==> flow/design.v <==
module BCD(A,B,C,D, a, b, c, d, e, f, g);
	 input A, B, C, D;
	 output a, b, c, d, e, f, g;
	 assign a = ~A & ~C & (~B | ~D) & (B | D);
	 assign b = B & (C|D) & (~C|~D);
	 assign c = ~B & ~D & C;
	 assign d = (B|D) & (~C|D) & ~A & (B|~C) & (~B | C | ~D);
	 assign e = (~C | D) & (B | D);
	 assign f = (~B | C) & ~A & (~B | D) & (C | D);
	 assign g = (B | ~C) & (~B | C) & ~A & (~B | D);
endmodule
module mod_10_counter(SW, KEY, HEX0, Cout);
	input [2:0] SW;
	input [0:0] KEY;
	output [6:0] HEX0;
	assign resetn = SW[0];
	wire [1:0] w = SW[2:1];
	assign Clock = ~KEY[0];
	output reg [3:0] Cout;
	wire a,b,c,d,e,f,g;
always @(posedge Clock) begin
	if (resetn) begin 
	Cout = 4'b0000;
	end 
	else begin 
	case(w)
	2'b00: 
			Cout <= Cout;
	2'b01:
			if(Cout == 9)
			Cout <= 4'b0000;
			else
			Cout <= Cout + 4'b0001;
	2'b10:
			if(Cout == 9)
			Cout <= 4'b0001;
			else
			Cout <= Cout + 4'b0010;
	2'b11:
			if(Cout == 0)
			Cout <= 4'b1001;
			else
			Cout <= Cout - 4'b0001;
		endcase
	end
end
	BCD bcd_inst(.A(Cout[3]), .B(Cout[2]), .C(Cout[1]), .D(Cout[0]), .a(a), .b(b), .c(c), .d(d), .e(e)
	, .f(f), .g(g));
	assign HEX0[0] = a;
		assign HEX0[1] = b;
		assign HEX0[2] = c;
		assign HEX0[3] = d;
		assign HEX0[4] = e;
		assign HEX0[5] = f;
		assign HEX0[6] = g;
endmodule
; From RTL to reports: mod_10_counter
; What the tools print for mod_10_counter, step after step.
; Lines are those of the file above, counted from 1.
; Operators: Yosys type, input widths -> output width; for muxes data width and select width s.
; Cell names lack the library's common part.
; A cell with -- has no value.
[design]
design = mod_10_counter
clock_port = KEY
library = sky130hd
pvt_corner = tt_025C_1v80

; Word level
; Yosys after proc, flatten, opt, wreduce and memory -nomap, before mapping. Memory bits, and registers merged into a memory's read port (data or address), are not among the register bits. Print and check cells are not counted. Equal cells are merged and count once.
[word_totals]
regBits = 4
output_inout_bits = 11
clocked_rd_ports_x_width = 0
elab_cells = 44
latch_bits = 0
ram_bits = 0
input_bits = 4
mem_bits_ro = 0
memories = 0
[classes]
n_mux = 4
add_sub_neg = 3
compare = 0
shift = 0
reduce_and_logical = 2
mul = 0
n_div = 0
bitwise = 30
eq_ne = 4
[op_table]
columns = operator, count
row1 = $and 1x1->1, 17
row2 = $pmux 4 s3, 1
row3 = $mux 4, 3
row4 = $or 1x1->1, 9
row5 = $not 1->1, 4
row6 = $eq 2x2->1 const B, 2
row7 = $add 4x1->4 const B, 1
row8 = $sub 4x1->4 const B, 1
row9 = $add 4x2->4 const B, 1
row10 = $eq 4x4->1 const B, 1
row11 = $logic_not 4->1, 1
row12 = $eq 2x1->1 const B, 1
row13 = $logic_not 2->1, 1

; Depth
; Yosys ltp: most cells in a row. Word level: on the elaborated netlist, between registers, memories and ports. Mapped: between sequential cells and ports; inverters and the memories' decode and read muxes count.
[logic_depth]
depth_word = 6
ABC_AREA = 0
ltp_mapped = 7
depth_no_buf = 6

; Mapped cells and area
; Source: synth_stat.txt of the flow (Yosys; design flattened, memories mapped). It holds for the ABC_AREA given above (unset counts as 0); a run with the other value may have another netlist.
; Totals and module areas in this step are rounded.
[mapped]
area_um2 = 561.8
flip_flops = 4
seq_area_um2 = 80.1
cell_count = 76
buffers = 17
[types]
columns = cell_type, count, area_total_um2
row1 = buf_4, 12, 90.086
row2 = dfxtp_1, 4, 80.077
row3 = ha_1, 6, 75.072
row4 = nor3_1, 7, 35.034
row5 = xnor2_1, 3, 26.275
row6 = nor2_1, 6, 22.522
row7 = buf_2, 4, 20.019
row8 = inv_1, 5, 18.768
row9 = nand2_1, 5, 18.768
row10 = a21oi_1, 3, 15.014
row11 = buf_6, 1, 11.261
row12 = mux2i_1, 1, 10.01
row13 = nand3_1, 2, 10.01
row14 = a211o_1, 1, 8.758
row15 = a311oi_1, 1, 8.758
row16 = nand4b_1, 1, 8.758
row17 = o221ai_1, 1, 8.758
row18 = o311ai_0, 1, 8.758
; Not listed: further types 12, cells in them 12.
; By module: a second synthesis without flattening, with its own total; a netlist apart from the flattened one above.
[unflattened]
cells_unflattened = 70
area_unflattened_um2 = 554.3
; Rows give one instance, submodules left out.
[by_module]
columns = module, mod_seq_area_um2, area_um2, n_inst, cells
row1 = mod_10_counter, 80.1, 430.4, 1, 52
row2 = BCD, 0.0, 123.9, 1, 18

; Stored flow runs of mod_10_counter (2 of them; Yosys, OpenROAD, sky130hd). They differ in their settings and are not a sequence. Constraints: input delay and output delay 20% of the set period each, output load 0.01 pF.
; "total_power_w" is the tool's figure for a default switching activity; nothing was simulated.
; Measured values are rounded.

[record 1: settings]
period_ns = 2.64
CORE_UTILIZATION = 41
SETUP_SLACK_MARGIN = -0.13
CELL_PAD_IN_SITES_GLOBAL_PLACEMENT = 0
CTS_CLUSTER_SIZE = 90
CAP_MARGIN = 10
CORE_MARGIN = 2
SLEW_MARGIN = 20
[record 1: results]
die_footprint_um2 = 1682
total_power_w = 0.0004291
post_synth_area_um2 = 561.8
worstSetupSlack_ps = -504
hold_ws_ps = 730
util_frac = 0.672
tns_ps = -3481
post_route_stdcell_area_um2 = 863.3

[record 2: settings]
period_ns = 3.31
CORE_UTILIZATION = 33
PLACE_DENSITY_LB_ADDON = 0.28
CORE_MARGIN = 8
CELL_PAD_IN_SITES_GLOBAL_PLACEMENT = 3
CELL_PAD_IN_SITES_DETAIL_PLACEMENT = 0
TNS_END_PERCENT = 75
GPL_TIMING_DRIVEN = 1
GPL_ROUTABILITY_DRIVEN = 1
CTS_CLUSTER_SIZE = 75
CTS_CLUSTER_DIAMETER = 230
MIN_ROUTING_LAYER = met1
CAP_MARGIN = 20
SLEW_MARGIN = 20
[record 2: results]
util_frac = 0.552
tns_ps = -1670
hold_ws_ps = 653
die_footprint_um2 = 3279
worstSetupSlack_ps = -304
total_power_w = 0.0003561
post_route_stdcell_area_um2 = 922.1
post_synth_area_um2 = 561.8
